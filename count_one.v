==> flow/design.v <==
module con_one(in_s,clk,n_one);
input [15:0] in_s;
input clk;
output reg [3:0] n_one;
integer i;
always @(posedge clk) begin
    n_one = 4'd0;
    for (i = 0; i<16 ; i=i+1 ) begin
        if (in_s[i] == 1'b0) begin
            n_one = n_one+1;
        end
    end
end
endmodule
== Step by step through the tools: con_one ==
Tool output for the design above, in the order of the flow.
Line numbers count from 1 in the design file above.
Operators carry their Yosys type and port widths (W data, S select, Z words).
Library cell names are shortened.
A cell with n/a has no value.
Set-up
  top: con_one
  clock: clk
  library: sky130hd
  library corner: tt_025C_1v80

== Word level ==
Yosys after proc, flatten, opt, wreduce and memory -nomap, before mapping. Enables and synchronous resets that opt folds into registers are not counted as muxes. Memory bits, and registers merged into a memory's read port (data or address), are not among the register bits. Print and check cells are not counted. Equal cells are merged and count once.
Word-level totals
  register bits after elaboration: 4
  input port bits: 17
  output and inout port bits: 4
  word-level cells: 32
Operators by class
  $add $sub $neg: 15
  mux-type cells: 16
Operators with widths (number)
  $add A4 B1 Y4 const B: 15
  $mux W4: 15
  $mux W1: 1

== Logic depth ==
Depth = most cells in a row (Yosys ltp): at word level without a register or memory, in the mapped netlist without a sequential cell, where the memories' decode and read muxes count.
Logic depth
  depth after elaboration: 31
  ABC_AREA: 1
  depth in mapped cells: 55
  depth with buffers taken out: 55

== Netlist ==
The flow's flattened synthesis, as Yosys stat reports it; memories are mapped. The netlist is that of the ABC_AREA named above (0 if unset); the other value can give another one.
The area totals of this step are shown rounded.
Cells by type
  nand2_1: number 147, area in all 551.779 um2
  nand3_1: number 69, area in all 345.331 um2
  inv_1: number 61, area in all 228.97 um2
  ha_1: number 16, area in all 200.192 um2
  nand2_4: number 11, area in all 123.869 um2
  nand2_2: number 14, area in all 87.584 um2
  dfxtp_1: number 4, area in all 80.077 um2
  nand3_2: number 8, area in all 80.077 um2
  nand3b_1: number 8, area in all 60.058 um2
  nor2_1: number 12, area in all 45.043 um2
  or2_2: number 6, area in all 37.536 um2
  nand3_4: number 2, area in all 35.034 um2
  o21ai_0: number 4, area in all 20.019 um2
  xor2_1: number 2, area in all 17.517 um2
  inv_2: number 3, area in all 11.261 um2
  nor2_4: number 1, area in all 11.261 um2
  and2_1: number 1, area in all 6.256 um2
  nand4_1: number 1, area in all 6.256 um2
Not listed: further types 2, cells in them 2.
Synthesis totals
  mapped cells: 372
  cell area after synthesis: 2000 um2
  flip-flops: 4
  buffers: 0

== Worst setup path after synthesis ==
Path of least setup slack by OpenSTA after synthesis, without wires, with an ideal clock, recovery checks aside; 20% of the period is set as input and as output delay. Where synthesis merged equal registers, the netlist keeps one of their names.
Timing path after synthesis
  kind: input -> register
  from: input port in_s[0]
  to: register n_one[1]
  clock period: 11.1 ns
  library setup time: 0.122 ns
  launch time at the first pin: 2.220 ns
  arrival: 8.185 ns
  required time: 10.978 ns
  path slack: 2.792 ns
  delay of the path: 6.087 ns
  driving pins on the path: 48
  synthesis period reached: 8.308 ns
"delay of the path" = arrival - input delay + setup time.
"driving pins on the path" counts driving pins, that of a launching flip-flop among them; a cell with two outputs on the path counts twice.
"synthesis period reached" is the clock period less the worst setup slack; recovery checks do not enter. This is arithmetic on one report: input and output delays are still those of the set period (20% each).
The rows between start and end are the longest chain of elaborated cells between them; the timing report does not say that the signal goes this way. Where chains are equally long, one stands for them.
A line is the first line of the expression or statement that the cell stems from. Yosys adds cells for indexed reads and writes and turns some case tables into memories.
On the way, after synthesis
  cells stage by stage: inv_1 ha_1 inv_1 nand2_1 nand2_2 inv_1 ha_1 or2_2 nand2_1 nand2_1 nand3_1 nand2_1 ha_1 or2_2 nand2_1 inv_1 nand2_1 nand2_1 [... 12 more ...] nand2_1 nand3_1 nand2_1 ha_1 or2_2 nand3_1 o21ai_0 nand2_1 nand2_1 nand2_1 nand2_2 ha_1 or2_2 nand2_1 inv_1 ha_1 nand2_1 o21ai_0
  length of the longest elaborated chain: 31
Ends and longest elaborated chain, after synthesis
  start: declaration: line 2  | input [15:0] in_s;
  $mux W1: line 9  | if (in_s[i] == 1'b0) begin
  $add A4 B1 Y4: line 10  | n_one = n_one+1;
  $mux W4: line 9
  $add A4 B1 Y4: line 10
  $mux W4: line 9
  $add A4 B1 Y4: line 10
  $mux W4: line 9
  [... 17 more ...]
  $mux W4: line 9
  $add A4 B1 Y4: line 10
  $mux W4: line 9
  $add A4 B1 Y4: line 10
  $mux W4: line 9
  $add A4 B1 Y4: line 10
  $mux W4: line 9
  end: assignment: line 7  | n_one = 4'd0;
  end: assignment: line 10
  end: declaration: line 4  | output reg [3:0] n_one;

== Worst path after layout ==
Path of least setup slack in the final report of entry A (OpenROAD, finished layout, wires in). Where an end is a register, its clock arrival counts in the times.
Timing path post-layout
  kind: input -> register
  from: input port in_s[0]
  to: register n_one[1]
  clock period: 6.66 ns
  library setup time: 0.12 ns
  launch time at the first pin: 1.33 ns
  arrival: 7.01 ns
  required time: 6.77 ns
  path slack: -0.25 ns
  driving pins on the path: 51
The rows between start and end are the longest chain of elaborated cells between them; the timing report does not say that the signal goes this way. Where chains are equally long, one stands for them.
On the way, post-layout
  cells stage by stage: buf_12 inv_12 ha_4 inv_2 nand2_2 nand2_2 inv_2 ha_4 or2_4 nand2_4 inv_2 nand2_2 nand3_4 nand2_4 ha_4 or2_4 nand2_4 inv_2 [... 15 more ...] nand3_4 nand2_4 ha_4 or2_4 nand3_4 o21ai_4 inv_1 nand2_1 nand2_1 nand2_2 nand2_4 ha_4 or2_4 nand2_4 inv_2 ha_4 nand2_2 o21ai_2
  length of the longest elaborated chain: 31
Ends and longest elaborated chain, post-layout
  start: declaration: line 2  | input [15:0] in_s;
  $mux W1: line 9  | if (in_s[i] == 1'b0) begin
  $add A4 B1 Y4: line 10  | n_one = n_one+1;
  $mux W4: line 9
  $add A4 B1 Y4: line 10
  $mux W4: line 9
  $add A4 B1 Y4: line 10
  $mux W4: line 9
  [... 17 more ...]
  $mux W4: line 9
  $add A4 B1 Y4: line 10
  $mux W4: line 9
  $add A4 B1 Y4: line 10
  $mux W4: line 9
  $add A4 B1 Y4: line 10
  $mux W4: line 9
  end: assignment: line 7  | n_one = 4'd0;
  end: assignment: line 10
  end: declaration: line 4  | output reg [3:0] n_one;

Appendix: measured runs

Record of 2 stored runs of the RTL-to-layout flow on con_one, platform sky130hd. The runs are unordered. Constraints: input delay and output delay 20% of the set period each, output load 0.01 pF.
"achieved period" means the clock period less the worst setup slack. The figure is calculated, with input and output delays left at 20% of the set period.
Results are given in rounded form.

==> entry A: settings <==
{ "period_ns": 6.66, "CORE_UTILIZATION": 18, "PLACE_DENSITY": 0.71, "HOLD_SLACK_MARGIN": 0.29, "CORE_ASPECT_RATIO": 1.65, "CELL_PAD_IN_SITES_GLOBAL_PLACEMENT": 3, "CELL_PAD_IN_SITES_DETAIL_PLACEMENT": 2, "ABC_AREA": 1, "GPL_ROUTABILITY_DRIVEN": 0, "CTS_CLUSTER_DIAMETER": 32, "SLEW_MARGIN": 15, "MIN_ROUTING_LAYER": "met2", "CAP_MARGIN": 20, "CORE_MARGIN": 2 }
==> entry A: results <==
chip area in the Yosys report: 2000 um2
full die area: 12000 um2
post-layout utilization: 37%
worst setup slack after layout: -0.25 ns
achieved period: 6.907 ns

==> entry B: settings <==
{ "period_ns": 13.7, "CORE_UTILIZATION": 18, "SETUP_SLACK_MARGIN": 2.28, "PLACE_DENSITY_LB_ADDON": 0.21, "HOLD_SLACK_MARGIN": 0.24, "CORE_ASPECT_RATIO": 1.02, "CELL_PAD_IN_SITES_GLOBAL_PLACEMENT": 1, "GPL_TIMING_DRIVEN": 1, "GPL_ROUTABILITY_DRIVEN": 1, "CTS_CLUSTER_SIZE": 49, "SLEW_MARGIN": 20, "MAX_ROUTING_LAYER": "met5", "CAP_MARGIN": 20, "CORE_MARGIN": 2 }
==> entry B: results <==
chip area in the Yosys report: 1900 um2
full die area: 11000 um2
post-layout utilization: 22%
worst setup slack after layout: 3.1 ns
achieved period: 10.644 ns
